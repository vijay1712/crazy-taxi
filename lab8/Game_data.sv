==> flow/design.v <==
module Game_data
(
    input logic Clk, Reset_h, Read_h, Write_h, Chip_select_h,
    input logic [2:0] Address,  
    input logic [31:0] Write_data,
    output logic [31:0] Read_data,
    output logic [31:0] Export_data
);
    logic [31:0] registers [8];  
    logic [31:0] data_in;
    logic [2:0] address_next; 
    always_ff @(posedge Clk)
    begin
        if(Reset_h)
        begin
            for(int i = 0; i < 8; i++)
                registers[i] <= 32'd0;
        end
        registers[Address] <= (Chip_select_h & Write_h)? Write_data : registers[Address];
    end
    assign Read_data = (Chip_select_h & Read_h)? registers[Address] : 32'd0; 
    assign Export_data = registers[0];
endmodule
* Tool chain data of Game_data
Tool output for the design above, in the order of the flow.
Line numbers count from 1 in the design file above.
Operators: Yosys type, input widths -> output width; for muxes data width and select width s.
Library cell names are shortened.
Not given: n/a
- Design top :: Game_data
- Clock input :: Clk
- Cell library :: sky130hd
- Library corner :: tt_025C_1v80

* Word level
Yosys after proc, flatten, opt, wreduce and memory -nomap, before mapping. Enables and synchronous resets that opt folds into registers are not counted as muxes. Memory bits, and registers merged into a memory's read port (data or address), are not among the register bits. Print and check cells are not counted. Equal cells are merged and count once.
Memory sizes are those after Yosys's memory passes, which may raise the word count (mostly to a power of two), join words into wider ones and drop unused or constant bits.
- Register bits :: 0
- Latch bits :: 0
- Memory bits (writable) :: 256
- ROM bits :: 0
- Memories :: 1
- Bits of input ports :: 40
- Output and inout bits :: 64
- Add/subtract/negate cells :: 0
- $mul :: 0
- Divide/modulo/power cells :: 0
- Magnitude comparators :: 0
- Eq/ne operators :: 0
- Shift operators :: 0
- Mux-type cells :: 3
- Bitwise operators :: 2
- Reduce/logical cells :: 0
** Memory list
- registers :: depth 8, width 32, line 9 : logic [31:0] registers [8];
** Operators by type and width (number)
- $mux 32 :: 2
- $and 1x1->1 :: 2
- $mux 1 :: 1

* Logic depth
Yosys ltp: most cells in a row. Word level: on the elaborated netlist, between registers, memories and ports. Mapped: between sequential cells and ports; inverters and the memories' decode and read muxes count.
- Depth after elaboration :: 2
- ABC_AREA :: 0
- Mapped depth :: 7
- Mapped depth without buffers :: 4

* After synthesis
Yosys stat after the flow's synthesis: flattened, memories mapped to cells. It holds for the ABC_AREA given above (unset counts as 0); a run with the other value may have another netlist.
Totals and module areas in this step are rounded.
- Standard cells after synthesis :: 916
- Cell area after synthesis :: 0.012 mm^2
- Sequential area :: 0.0077 mm^2
- Flip-flops :: 256
- Buffers :: 62
** Cell types
- edfxtp_1 :: number 256, total area 7.69E+03 um^2
- mux2i_1 :: number 115, total area 1.15E+03 um^2
- nor2_1 :: number 299, total area 1.12E+03 um^2
- o31ai_4 :: number 20, total area 425.408 um^2
- o22ai_1 :: number 52, total area 325.312 um^2
- nand2b_1 :: number 39, total area 243.984 um^2
- mux4_2 :: number 6, total area 135.13 um^2
- buf_2 :: number 25, total area 125.12 um^2
- clkbuf_1 :: number 33, total area 123.869 um^2
- nor3_1 :: number 17, total area 85.082 um^2
- o31ai_2 :: number 6, total area 75.072 um^2
- mux2i_4 :: number 3, total area 67.565 um^2
- nand3_1 :: number 8, total area 40.038 um^2
- nand2_1 :: number 10, total area 37.536 um^2
- mux2_2 :: number 3, total area 33.782 um^2
- nor2b_1 :: number 5, total area 31.28 um^2
- buf_6 :: number 2, total area 22.522 um^2
- or2_2 :: number 3, total area 18.768 um^2
Not listed: further types 10, cells in them 14.

* Path before layout
Path of least setup slack by OpenSTA after synthesis, without wires, with an ideal clock, recovery checks aside; 20% of the period is set as input and as output delay. Where synthesis merged equal registers, the netlist keeps one of their names.
- Kind :: input port to flip-flop
- Start :: input port Address[0]
- End :: memory registers[0][0]
- Period :: 3.05 ns
- External input delay :: 0.610 ns
- Library setup time :: 0.394 ns
- Time at the first pin :: 0.610 ns
- Arrival time :: 2.088 ns
- Data required time :: 2.656 ns
- Slack :: 0.568 ns
- Path delay :: 1.872 ns
- Driving pins on the path :: 5
- Buffers on the path :: 2
- Period reached after synthesis :: 2.482 ns
"path delay" = arrival - input delay + setup time.
"driving pins on the path": output pins that drive a net of the path, with the launching flip-flop's if there is one; two outputs of one cell count as two.
"period reached after synthesis" is the clock period less the worst setup slack; recovery checks do not enter. This is arithmetic on one report: input and output delays are still those of the set period (20% each).
Only ways into the end's enable, where the timed path ends, are counted here.
- Cell sequence :: buf_2 -> buf_2 -> nor2_1 -> nand2_1 -> nand2b_1
- Length of the longest elaborated chain :: 0
** Ends and longest elaborated chain, post-synthesis
- from (decl) :: line 4 : input logic [2:0] Address,
- to (decl) :: line 9 : logic [31:0] registers [8];

* Timing after layout
From the final timing report of flow run A: the path of least setup slack in the routed layout; clock arrival at registers is part of the times.
- Kind :: input port to output port
- Start :: input port Address[2]
- End :: output port Read_data[13]
- Period :: 3.91 ns
- External input delay :: 0.78 ns
- Output delay :: 0.78 ns
- Time at the first pin :: 0.78 ns
- Arrival time :: 2.38 ns
- Data required time :: 3.13 ns
- Slack :: 0.74 ns
- Driving pins on the path :: 8
- Buffers on the path :: 4
Between the ends stands the longest chain of elaborated cells between them, by number of cells; it is not shown to be the way that was timed. Of several equally long chains one is given.
A line is the first line of the expression or statement that the cell stems from. Yosys adds cells for indexed reads and writes and turns some case tables into memories.
The chain passes a memory read, where the word-level depth is cut; so it can be longer than that depth.
- Cell sequence :: dlygate4sd2_1 -> buf_12 -> or2_4 -> bufbuf_16 -> o22ai_2 -> nor2_1 -> nor2_1 -> dlygate4sd2_1
- Length of the longest elaborated chain :: 2
** Ends and longest elaborated chain, after layout
- from (decl) :: line 4 : input logic [2:0] Address,
- $mem_v2 8x32 :: line 9 : logic [31:0] registers [8];
- $mux 32 :: line 21 : assign Read_data = (Chip_select_h & Read_h)? registers[Address] : 32'd0;
- to (decl) :: line 6 : output logic [31:0] Read_data,

Hand-over note for Game_data

Settings and measured results of 2 stored flow runs for module Game_data (sky130hd), not sorted in any way. The constraints put input and output delay at 20% of the set period each and load the outputs with 0.01 pF.
"achieved clock period" means the clock period less the worst setup slack. The figure is calculated, with input and output delays left at 20% of the set period.
"critical path time": the worst setup path's part of the clock period (all of it between registers, 20% less for each end at a port) less its slack. A launch clock that arrives late makes it longer, a capture clock that arrives late makes it shorter.
"power consumption": no workload was simulated; the value follows from the tool's default switching activity.
The measured numbers are rounded.

* Flow run A
** Files
==> flow/run.sh <==
#!/bin/bash
# the make line also repeats the synthesis and layout settings of config.mk as NAME=value (left out here)
make -C /OpenROAD-flow-scripts/flow DESIGN_CONFIG=/design/flow/config.mk WORK_HOME=/design/flow/orfs CLKGATE_MAP_FILE= finish
==> flow/config.mk <==
export PLATFORM = sky130hd
export DESIGN_NAME = Game_data
export DESIGN_NICKNAME = Game_data
export VERILOG_FILES = /design/flow/design.v
export SDC_FILE = /design/flow/constraint.sdc
export NUM_CORES = 4
export LEC_CHECK = 0
export CAP_MARGIN = 20
export CELL_PAD_IN_SITES_GLOBAL_PLACEMENT = 2
export CORE_MARGIN = 2
export CORE_UTILIZATION = 51
export PLACE_DENSITY_LB_ADDON = 0.2
export SETUP_SLACK_MARGIN = 0.68
export SLEW_MARGIN = 20
export TNS_END_PERCENT = 50
==> flow/constraint.sdc <==
create_clock -name core_clock -period 3.91 [get_ports {Clk}]
set_input_delay 0.7820 -clock core_clock [delete_from_list [all_inputs] [get_ports {Clk}]]
set_output_delay 0.7820 -clock core_clock [all_outputs]
set_load 0.01 [all_outputs]
** Results
- Area inside the die boundary :: 0.024 mm^2
- Worst setup slack after layout :: 0.74 ns
- Worst hold slack :: 0.91 ns
- Critical path time :: 1.60 ns
- Critical path kind :: input port to output port
- Standard-cell area of the final layout :: 0.015 mm^2
- Synthesized cell area :: 0.012 mm^2
- Power consumption :: 6,600 uW
- Achieved clock period :: 3.165 ns
- Total negative slack on setup checks :: 0.000 ns
- Utilization :: 0.65

* Flow run B
** Files
==> flow/run.sh <==
#!/bin/bash
# the make line also repeats the synthesis and layout settings of config.mk as NAME=value (left out here)
make -C /OpenROAD-flow-scripts/flow DESIGN_CONFIG=/design/flow/config.mk WORK_HOME=/design/flow/orfs CLKGATE_MAP_FILE= finish
==> flow/config.mk <==
export PLATFORM = sky130hd
export DESIGN_NAME = Game_data
export DESIGN_NICKNAME = Game_data
export VERILOG_FILES = /design/flow/design.v
export SDC_FILE = /design/flow/constraint.sdc
export NUM_CORES = 4
export LEC_CHECK = 0
export CAP_MARGIN = 10
export CELL_PAD_IN_SITES_DETAIL_PLACEMENT = 2
export CELL_PAD_IN_SITES_GLOBAL_PLACEMENT = 3
export CORE_ASPECT_RATIO = 0.74
export CORE_MARGIN = 2
export CORE_UTILIZATION = 21
export CTS_CLUSTER_DIAMETER = 98
export CTS_CLUSTER_SIZE = 30
export GPL_TIMING_DRIVEN = 1
export PLACE_DENSITY_LB_ADDON = 0.14
export SLEW_MARGIN = 25
==> flow/constraint.sdc <==
create_clock -name core_clock -period 2.96 [get_ports {Clk}]
set_input_delay 0.5920 -clock core_clock [delete_from_list [all_inputs] [get_ports {Clk}]]
set_output_delay 0.5920 -clock core_clock [all_outputs]
set_load 0.01 [all_outputs]
** Results
- Area inside the die boundary :: 0.058 mm^2
- Worst setup slack after layout :: 0.078 ns
- Worst hold slack :: 0.89 ns
- Critical path time :: 1.70 ns
- Critical path kind :: input port to output port
- Standard-cell area of the final layout :: 0.016 mm^2
- Synthesized cell area :: 0.012 mm^2
- Power consumption :: 8,100 uW
- Achieved clock period :: 2.882 ns
- Total negative slack on setup checks :: 0.000 ns
- Utilization :: 0.28

End of note.
